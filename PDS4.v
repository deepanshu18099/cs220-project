==> flow/design.v <==
module vedaInstruction(clk, rst, write_enable, address, datain, mode, dataout);
    input clk, rst, write_enable, mode;
    input [8:0] address;
    input [31:0] datain;
    output reg [31:0] dataout;
    reg [31:0] mem [511:0];
    integer i;
    initial begin
            mem[0]<=32'b01011100000100000000000001100100;
            mem[1]<=32'b01011100000010000000000000000000;
            mem[2]<=32'b01011100000010010000000000000000;
            mem[3]<=32'b01011100000100010000000000000101;
            mem[4]<=32'b01011100000100100000000000000101;
            mem[5]<=32'b00000000000100000101000000000000;
            mem[6]<=32'b00000000000100000101100000000000;
            mem[7]<=32'b00010010001100011111111111111111;
            mem[8]<=32'b01011100000010010000000000000000;
            mem[9]<=32'b00010010010100101111111111111111;
            mem[10]<=32'b00000000000100000101100000000000;
            mem[11]<=32'b00110001011100110000000000000000;
            mem[12]<=32'b00010001011010110000000000000001;
            mem[13]<=32'b00110001011101000000000000000000;
            mem[14]<=32'b00010001001010010000000000000001;
            mem[15]<=32'b011000_10011_10100_0110000000000000;
            mem[16]<=32'b00111101100000000000000000000100;
            mem[17]<=32'b00110101011100110000000000000000;
            mem[18]<=32'b00110101011101001111111111111111;
            mem[19]<=32'b00110001011101000000000000000000;
            mem[20]<=32'b00111101001100101111111111110111;
            mem[21]<=32'b00010001000010000000000000000001;
            mem[22]<=32'b00111101000100011111111111110010;
            mem[23]<=32'b01011100000010000000000000000000;
            mem[24]<=32'b00010010001100010000000000000001;
            mem[25]<=32'b001100_10000_10001_0000000000000000;
            mem[26]<=32'b001100_10000_10010_0000000000000001;
            mem[27]<=32'b001100_10000_10011_0000000000000010;
            mem[28]<=32'b001100_10000_10100_0000000000000011;
            mem[29]<=32'b001100_10000_10101_0000000000000100;
            mem[30]<=32'b011111_10000_10101_0000000000000100;
            mem[100]<=90;
            mem[101]<=80;
            mem[102]<=70;
            mem[103]<=75;
            mem[104]<=95;
    end
    always @( * ) begin
        if(rst) begin
            for(i = 0; i < 512; i = i + 1) begin
                mem[i] <= 0;
            end
        end
        else if(write_enable) begin
            if(mode == 0) begin
                 mem[address] <= datain;
            end
            else begin
                mem[address] <= datain;
            end
        end
        else begin
            dataout <= mem[address];
        end
    end
endmodule
module instruction_fetch(clk,reset,pc,instruction);
    input clk,reset;
    output reg [8:0] pc=9'b000000000;
    output reg[31:0] instruction;
    wire [31:0]instruction_wire;
vedaInstruction uut(clk, 1'b0, 1'b0, pc, 0, 1'b0, instruction_wire);
always @(*) begin
    instruction <= instruction_wire; 
end
always @(posedge clk ) begin
    if(reset) begin
        pc<=0;
    end
    else begin
        pc <= pc + 1;
    end
    end
endmodule
======== Reports on instruction_fetch ========
Tool output for the design above, in the order of the flow.
Line numbers count from 1 in the design file above.
Operators carry their Yosys type and port widths (W data, S select, Z words).
Library cell names are shortened.
Not given: n/a
set-up
  top module .............................. instruction_fetch
  clock ................................... clk
  cell library ............................ sky130hd
  corner .................................. tt_025C_1v80

======== Word-level counts ========
Yosys after proc, flatten, opt, wreduce and memory -nomap, before mapping. Enables and synchronous resets that opt folds into registers are not counted as muxes. Print and check cells are not counted. Equal cells are merged and count once.
word-level totals
  bits of input ports ..................... 2
  elaborated cells ........................ 519
  flip-flop bits (word level) ............. 9
  output and inout bits ................... 41
cells by class
  equality and inequality tests ........... 511
  add/sub/neg operators ................... 1
  multiplexer cells ....................... 1
  reduce/logical cells .................... 5
operator list
  operator               number
  $eq A9 B9 Y1 const B   256
  $eq A9 B8 Y1 const B   128
  $pmux W32 S32          1
  $eq A9 B7 Y1 const B   64
  $reduce_or A476 Y1     1
  $eq A9 B6 Y1 const B   32
  $eq A9 B5 Y1 const B   16
  $eq A9 B4 Y1 const B   8
  $eq A9 B3 Y1 const B   4
  $eq A9 B2 Y1 const B   2
  $add A9 B1 Y9 const B  1
  $eq A9 B1 Y1 const B   1
  $reduce_or A2 Y1       4

======== Longest topological paths ========
Depth = most cells in a row (Yosys ltp): at word level without a register or memory, in the mapped netlist without a sequential cell, where the memories' decode and read muxes count.
logic depth
  depth after elaboration ................. 3
  ABC_AREA ................................ 1
  gate-level depth with buffers ........... 12
  depth with buffers taken out ............ 12

======== After synthesis ========
The flow's flattened synthesis, as Yosys stat reports it; memories are mapped. The netlist is that of the ABC_AREA named above (0 if unset); the other value can give another one.
mapped netlist
  chip area (Yosys) ....................... 1393.8 um^2
  cells in the netlist .................... 270
  flip-flops .............................. 9
  buffer cells ............................ 9
  sequential area ......................... 180.2 um^2
cell types
  cell      number  total area (um^2)
  nand2_1   69      258.998
  nor2_1    57      213.955
  dfxtp_1   9       180.173
  nand3_1   28      140.134
  inv_1     33      123.869
  a21oi_1   11      55.053
  ha_1      4       50.048
  buf_4     6       45.043
  nand4_1   7       43.792
  nor2_2    6       37.536
  nor3_1    7       35.034
  nand3_2   3       30.029
  o21ai_0   6       30.029
  a211oi_1  3       22.522
  inv_2     6       22.522
  nand2_2   3       18.768
  nor3b_1   2       15.014
  o21bai_1  2       15.014
Other cell types: 7; their cells: 8.

======== Timing after synthesis ========
OpenSTA on the mapped netlist: ideal clock, no wires. The path of least setup slack (recovery checks aside). Input and output delay are each 20% of the period. Register names are those of the netlist, which keeps one name where synthesis merged equal registers.
timing path after synthesis
  path kind ............................... flip-flop to output port
  from .................................... reg pc[0]
  to ...................................... out instruction[20]
  driving pins on the path ................ 12
  launch time at the first pin ............ 0.000 ns
  required time ........................... 3.656 ns
  path delay .............................. 1.572 ns
  setup slack ............................. 2.084 ns
  output delay ............................ 0.914 ns
  path buffers ............................ 0
  data arrival time ....................... 1.572 ns
  period .................................. 4.57 ns
  period reached after synthesis .......... 2.486 ns
"path delay" = arrival - input delay + setup time.
At an output port there is no setup time.
"driving pins on the path": output pins that drive a net of the path, with the launching flip-flop's if there is one; two outputs of one cell count as two.
"period reached after synthesis" is the clock period less the worst setup slack; recovery checks do not enter. This is arithmetic on one report: input and output delays are still those of the set period (20% each).
Between the ends stands the longest chain of elaborated cells between them, by number of cells; it is not shown to be the way that was timed. Of several equally long chains one is given.
Each line given opens the expression or statement behind the cell; cells for indexed reads and writes are added by Yosys, which also makes memories of some case tables.
on the way, after synthesis
  cells stage by stage .................... dfxtp_1 inv_1 ha_1 nand2_1 inv_1 nand3_1 nand2_1 nor2_2 nand2_1 nor2_1 nand2_2 nand2_1
  length of the longest elaborated chain .. 3
ends and longest elaborated chain, after synthesis
  element             RTL line  RTL
  start, declared     67        output reg [8:0] pc=9'b000000000;
  start, assigned     76        pc<=0;
  start, assigned     79        pc <= pc + 1;
  $eq A9 B5 Y1        61        dataout <= mem[address];
  $reduce_or A476 Y1  n/a
  $pmux W32 S32       n/a
  end, declared       68        output reg[31:0] instruction;

# Flow runs of instruction_fetch

Stored flow runs of instruction_fetch (2 of them; Yosys, OpenROAD, sky130hd). They differ in their settings and are not a sequence. Constraints: input delay and output delay 20% of the set period each, output load 0.01 pF.

---- entry A ----
settings
  period_ns = 2.86
  CORE_UTILIZATION = 50
  SETUP_SLACK_MARGIN = 0.61
  CORE_MARGIN = 5
  CELL_PAD_IN_SITES_GLOBAL_PLACEMENT = 1
  TNS_END_PERCENT = 25
  ABC_AREA = 1
  GPL_ROUTABILITY_DRIVEN = 1
  CTS_CLUSTER_SIZE = 89
  CAP_MARGIN = 40
  SLEW_MARGIN = 30
results
  not finished: placement ended with error GPL-0301

---- entry B ----
settings
  period_ns = 2.62
  CORE_UTILIZATION = 47
  SETUP_SLACK_MARGIN = 0.53
  PLACE_DENSITY_LB_ADDON = 0.29
  CORE_ASPECT_RATIO = 1.24
  ABC_AREA = 0
  CTS_CLUSTER_DIAMETER = 142
  SLEW_MARGIN = 30
  MIN_ROUTING_LAYER = met1
  CAP_MARGIN = 20
  CORE_MARGIN = 2
results
  not finished: routing ended with error DPL-0038
