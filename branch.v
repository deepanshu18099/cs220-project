==> flow/design.v <==
module branch (
    clk,instruction,pc
);
input clk;
input [31:0]instruction;
output reg[8:0]pc=0;
reg [31:0] register[31:0];
  integer i;
  initial begin
    for ( i= 0;i<32 ;i=i+1 ) begin
        register[i]=i;
    end
  end
always @(posedge clk) begin
    for ( i= 0;i<32 ;i=i+1 ) begin
        register[i]=i;
    end
    case (instruction[31:26])
        14 : begin     
            if(register[instruction[25:21]] == register[instruction[20:16]] )begin
                pc=pc+1+instruction[15:0];
            end
        end  
        15 : begin  
            if(register[instruction[25:21]] != register[instruction[20:16]] )begin
                pc=pc+1+instruction[15:0];
            end
        end
        16 : begin  
            if(register[instruction[25:21]] > register[instruction[20:16]] )begin
                pc=pc+1+instruction[15:0];
            end
        end 
        17 : begin   
            if(register[instruction[25:21]] >= register[instruction[20:16]] )begin
                pc=pc+1+instruction[15:0];
            end
        end  
        18 : begin   
            if(register[instruction[25:21]] < register[instruction[20:16]] )begin
                pc=pc+1+instruction[15:0];
            end
        end
       19 : begin   
            if(register[instruction[25:21]] <= register[instruction[20:16]] )begin
                pc=pc+1+instruction[15:0];
            end
        end
        20 : begin   
                pc=instruction[15:0];
        end
        21 : begin   
                pc=register[instruction[25:21]];
            end
        22 : begin   
                register[31]=pc+1;
                pc=instruction[15:0];
            end
    endcase
end 
endmodule
======== From RTL to reports: branch ========
What the tools print for branch, step after step.
Lines are those of the file above, counted from 1.
Operators carry their Yosys type and port widths (W data, S select, Z words).
A cell with n/a has no value.
inputs
  top ..................................... branch
  clock ................................... clk
  standard-cell library ................... sky130hd
  library corner .......................... tt_025C_1v80

======== Word level ========
Yosys after proc, flatten, opt, wreduce and memory -nomap, before mapping. Print and check cells are not counted.
Memory sizes are those after Yosys's memory passes, which may raise the word count (mostly to a power of two), join words into wider ones and drop unused or constant bits.
operators by class
  add/subtract/negate cells ............... 2
  magnitude comparators ................... 4
  equal/unequal tests ..................... 17
  mux-type cells .......................... 19
  reductions and logical operators ........ 3
operators by type and width
  cell                   count
  $mux W32               12
  $pmux W9 S8            1
  $mux W9                6
  $eq A6 B5 Y1 const B   7
  $ge A32 B32 Y1         1
  $gt A32 B32 Y1         1
  $le A32 B32 Y1         1
  $lt A32 B32 Y1         1
  $eq A32 B32 Y1         1
  $ne A32 B32 Y1         1
  $ne A2 B2 Y1 const B   6
  $eq A6 B4 Y1 const B   2
  $add A9 B1 Y9 const B  1
  $add A9 B9 Y9          1
  $reduce_bool A8 Y1     1
  $reduce_and A7 Y1      1
  $reduce_or A2 Y1       1
bit counts
  register bits ........................... 9
  memory bits (read-only) ................. 2,080
  memories ................................ 13
  bits of input ports ..................... 33
  output and inout port bits .............. 9
  elaborated cells ........................ 59
memories
  memory            words  width  read ports  wr ports  line  source
  (name not given)  32     5      1           0         20    if(register[instruction[25:21]] == register[instruction[20:16]] )begin
  (name not given)  32     5      1           0         20
  (name not given)  32     5      1           0         25    if(register[instruction[25:21]] != register[instruction[20:16]] )begin
  (name not given)  32     5      1           0         25
  (name not given)  32     5      1           0         30    if(register[instruction[25:21]] > register[instruction[20:16]] )begin
  (name not given)  32     5      1           0         30
Memories not listed: 7.

======== Depth ========
Yosys ltp: most cells in a row. Word level: on the elaborated netlist, between registers, memories and ports. Mapped: between sequential cells and ports; inverters and the memories' decode and read muxes count.
depth
  depth after elaboration ................. 5
  ABC_AREA ................................ 0
  mapped depth ............................ 10
  mapped depth without buffers ............ 10

======== Netlist ========
The flow's flattened synthesis, as Yosys stat reports it; memories are mapped. The netlist is that of the ABC_AREA named above (0 if unset); the other value can give another one.
Totals and module areas in this step are rounded.
synthesis totals
  cell count .............................. 125
  chip area (Yosys) ....................... 1,071 µm²
  sequential part of the area ............. 270.3 µm²
  mapped flip-flops ....................... 9
  buffers ................................. 2
cells by type
  cell                       count  total area (µm²)
  sky130_fd_sc_hd__edfxtp_1  9      270.259
  sky130_fd_sc_hd__ha_1      13     162.656
  sky130_fd_sc_hd__inv_1     12     45.043
  sky130_fd_sc_hd__a21oi_1   8      40.038
  sky130_fd_sc_hd__nand2_1   10     37.536
  sky130_fd_sc_hd__o31ai_1   5      37.536
  sky130_fd_sc_hd__o21a_1    4      30.029
  sky130_fd_sc_hd__nor2_1    7      26.275
  sky130_fd_sc_hd__xnor2_1   3      26.275
  sky130_fd_sc_hd__nor3_1    5      25.024
  sky130_fd_sc_hd__nor3b_2   2      25.024
  sky130_fd_sc_hd__fa_1      1      20.019
  sky130_fd_sc_hd__nand3_1   4      20.019
  sky130_fd_sc_hd__o21ai_1   4      20.019
  sky130_fd_sc_hd__nor2b_1   3      18.768
  sky130_fd_sc_hd__or3_1     3      18.768
  sky130_fd_sc_hd__a21oi_4   1      16.266
  sky130_fd_sc_hd__a21o_1    2      15.014
Other cell types: 22; their cells: 29.

======== Worst setup path after synthesis ========
Path of least setup slack by OpenSTA after synthesis, without wires, with an ideal clock, recovery checks aside; 20% of the period is set as input and as output delay. Where synthesis merged equal registers, the netlist keeps one of their names.
timing path post-synthesis
  kind .................................... input to register
  from .................................... input instruction[17]
  to ...................................... register pc[0]
  period .................................. 3.3 ns
  external input delay .................... 0.660 ns
  setup time .............................. 0.381 ns
  launch time at the first pin ............ 0.660 ns
  arrival ................................. 2.123 ns
  data required time ...................... 2.919 ns
  path slack .............................. 0.796 ns
  path delay .............................. 1.844 ns
  stages on the path ...................... 7
  path buffers ............................ 0
  synthesis period reached ................ 2.504 ns
"path delay" is the arrival time less input delay plus setup time.
"stages on the path": output pins that drive a net of the path, with the launching flip-flop's if there is one; two outputs of one cell count as two.
"synthesis period reached" = period - worst setup slack (recovery checks aside). The figure is calculated, with input and output delays left at 20% of the set period.
Between the ends stands the longest chain of elaborated cells between them, by number of cells; it is not shown to be the way that was timed. Of several equally long chains one is given.
Each line given opens the expression or statement behind the cell; cells for indexed reads and writes are added by Yosys, which also makes memories of some case tables.
A memory read counts as a cell of the chain, while the word-level depth stops at memories.
At most two assigning lines are given for a register; there are more.
The path ends at the enable pin of a flip-flop; only ways to that pin are counted.
between the ends, post-synthesis
  path through ............................ sky130_fd_sc_hd__inv_1 sky130_fd_sc_hd__ha_1 sky130_fd_sc_hd__nor2b_1 sky130_fd_sc_hd__o21a_1 sky130_fd_sc_hd__o211ai_1 sky130_fd_sc_hd__nand3_1 sky130_fd_sc_hd__a31oi_1
  length of the longest elaborated chain .. 5
  elaborated cells between the ends (all ways) .. 25
  source lines of those cells ............. 7
  classes of those cells .................. compare: 4; eq/ne: 8; mux: 6; reduce/logical: 1; memory: 6
ends and longest elaborated chain, post-synthesis
  what                line  source
  start: declaration  5     input [31:0]instruction;
  $mem_v2 Z32 W5      45    if(register[instruction[25:21]] <= register[instruction[20:16]] )begin
  $mux W32            18    case (instruction[31:26])
  $le A32 B32 Y1      45
  $ne A2 B2 Y1        n/a
  $reduce_and A7 Y1   n/a
  end: assignment     41    pc=pc+1+instruction[15:0];
  end: assignment     46    pc=pc+1+instruction[15:0];
  end: declaration    6     output reg[8:0]pc=0;

======== Path in the finished layout ========
Path of least setup slack in the final report of run 1 (OpenROAD, finished layout, wires in). Where an end is a register, its clock arrival counts in the times.
timing path after layout
  kind .................................... input to register
  from .................................... input instruction[17]
  to ...................................... register pc[2]
  period .................................. 2.52 ns
  external input delay .................... 0.50 ns
  setup time .............................. 0.29 ns
  launch time at the first pin ............ 0.50 ns
  arrival ................................. 2.36 ns
  data required time ...................... 2.49 ns
  path slack .............................. 0.12 ns
  stages on the path ...................... 9
  path buffers ............................ 2
Between the ends stands the longest chain of elaborated cells between them, by number of cells; it is not shown to be the way that was timed. Of several equally long chains one is given.
A memory read counts as a cell of the chain, while the word-level depth stops at memories.
At most two assigning lines are given for a register; there are more.
The path ends at the enable pin of a flip-flop; only ways to that pin are counted.
between the ends, after layout
  path through ............................ sky130_fd_sc_hd__clkdlybuf4s50_1 sky130_fd_sc_hd__inv_1 sky130_fd_sc_hd__ha_1 sky130_fd_sc_hd__nor2b_1 sky130_fd_sc_hd__o21a_1 sky130_fd_sc_hd__o211ai_1 sky130_fd_sc_hd__nand3_1 sky130_fd_sc_hd__a31oi_2 sky130_fd_sc_hd__buf_4
  length of the longest elaborated chain .. 5
  elaborated cells between the ends (all ways) .. 25
  source lines of those cells ............. 7
  classes of those cells .................. compare: 4; eq/ne: 8; mux: 6; reduce/logical: 1; memory: 6
ends and longest elaborated chain, after layout
  what                line  source
  start: declaration  5     input [31:0]instruction;
  $mem_v2 Z32 W5      45    if(register[instruction[25:21]] <= register[instruction[20:16]] )begin
  $mux W32            18    case (instruction[31:26])
  $le A32 B32 Y1      45
  $ne A2 B2 Y1        n/a
  $reduce_and A7 Y1   n/a
  end: assignment     41    pc=pc+1+instruction[15:0];
  end: assignment     46    pc=pc+1+instruction[15:0];
  end: declaration    6     output reg[8:0]pc=0;

Wiki page: branch / flow data

Measured data: module branch, platform sky130hd, 2 stored runs of the flow under differing settings, order arbitrary. Input and output delays are each 20% of the period that was set; the output load is 0.01 pF.
"achieved clock period" = clock period - worst setup slack. The figure is calculated, with input and output delays left at 20% of the set period.
"overall power" rests on the timing tool's default activity at the inputs, not on a simulated workload.
Measured values are rounded.

---- run 1 ----
settings
  period_ns = 2.52
  CORE_UTILIZATION = 53
  CAP_MARGIN = 20
  CORE_MARGIN = 2
  SLEW_MARGIN = 20
results
  summed negative setup slack ............. 0.000 ns
  overall power ........................... 0.0005587 W
  area of the synthesized netlist ......... 1,071 µm²
  achieved clock period ................... 2.395 ns
  standard-cell area of the final layout .. 1,634 µm²
  die size ................................ 2,397 µm²
  smallest setup slack .................... 0.125 ns

---- run 2 ----
settings
  period_ns = 2.42
  CORE_UTILIZATION = 52
  PLACE_DENSITY_LB_ADDON = 0.06
  CORE_MARGIN = 8
  CELL_PAD_IN_SITES_GLOBAL_PLACEMENT = 1
  CELL_PAD_IN_SITES_DETAIL_PLACEMENT = 2
  GPL_TIMING_DRIVEN = 0
  GPL_ROUTABILITY_DRIVEN = 1
  CTS_CLUSTER_SIZE = 87
  CAP_MARGIN = 0
  MIN_ROUTING_LAYER = met1
  SLEW_MARGIN = 20
results
  no final report: placement broke off with FLW-0024
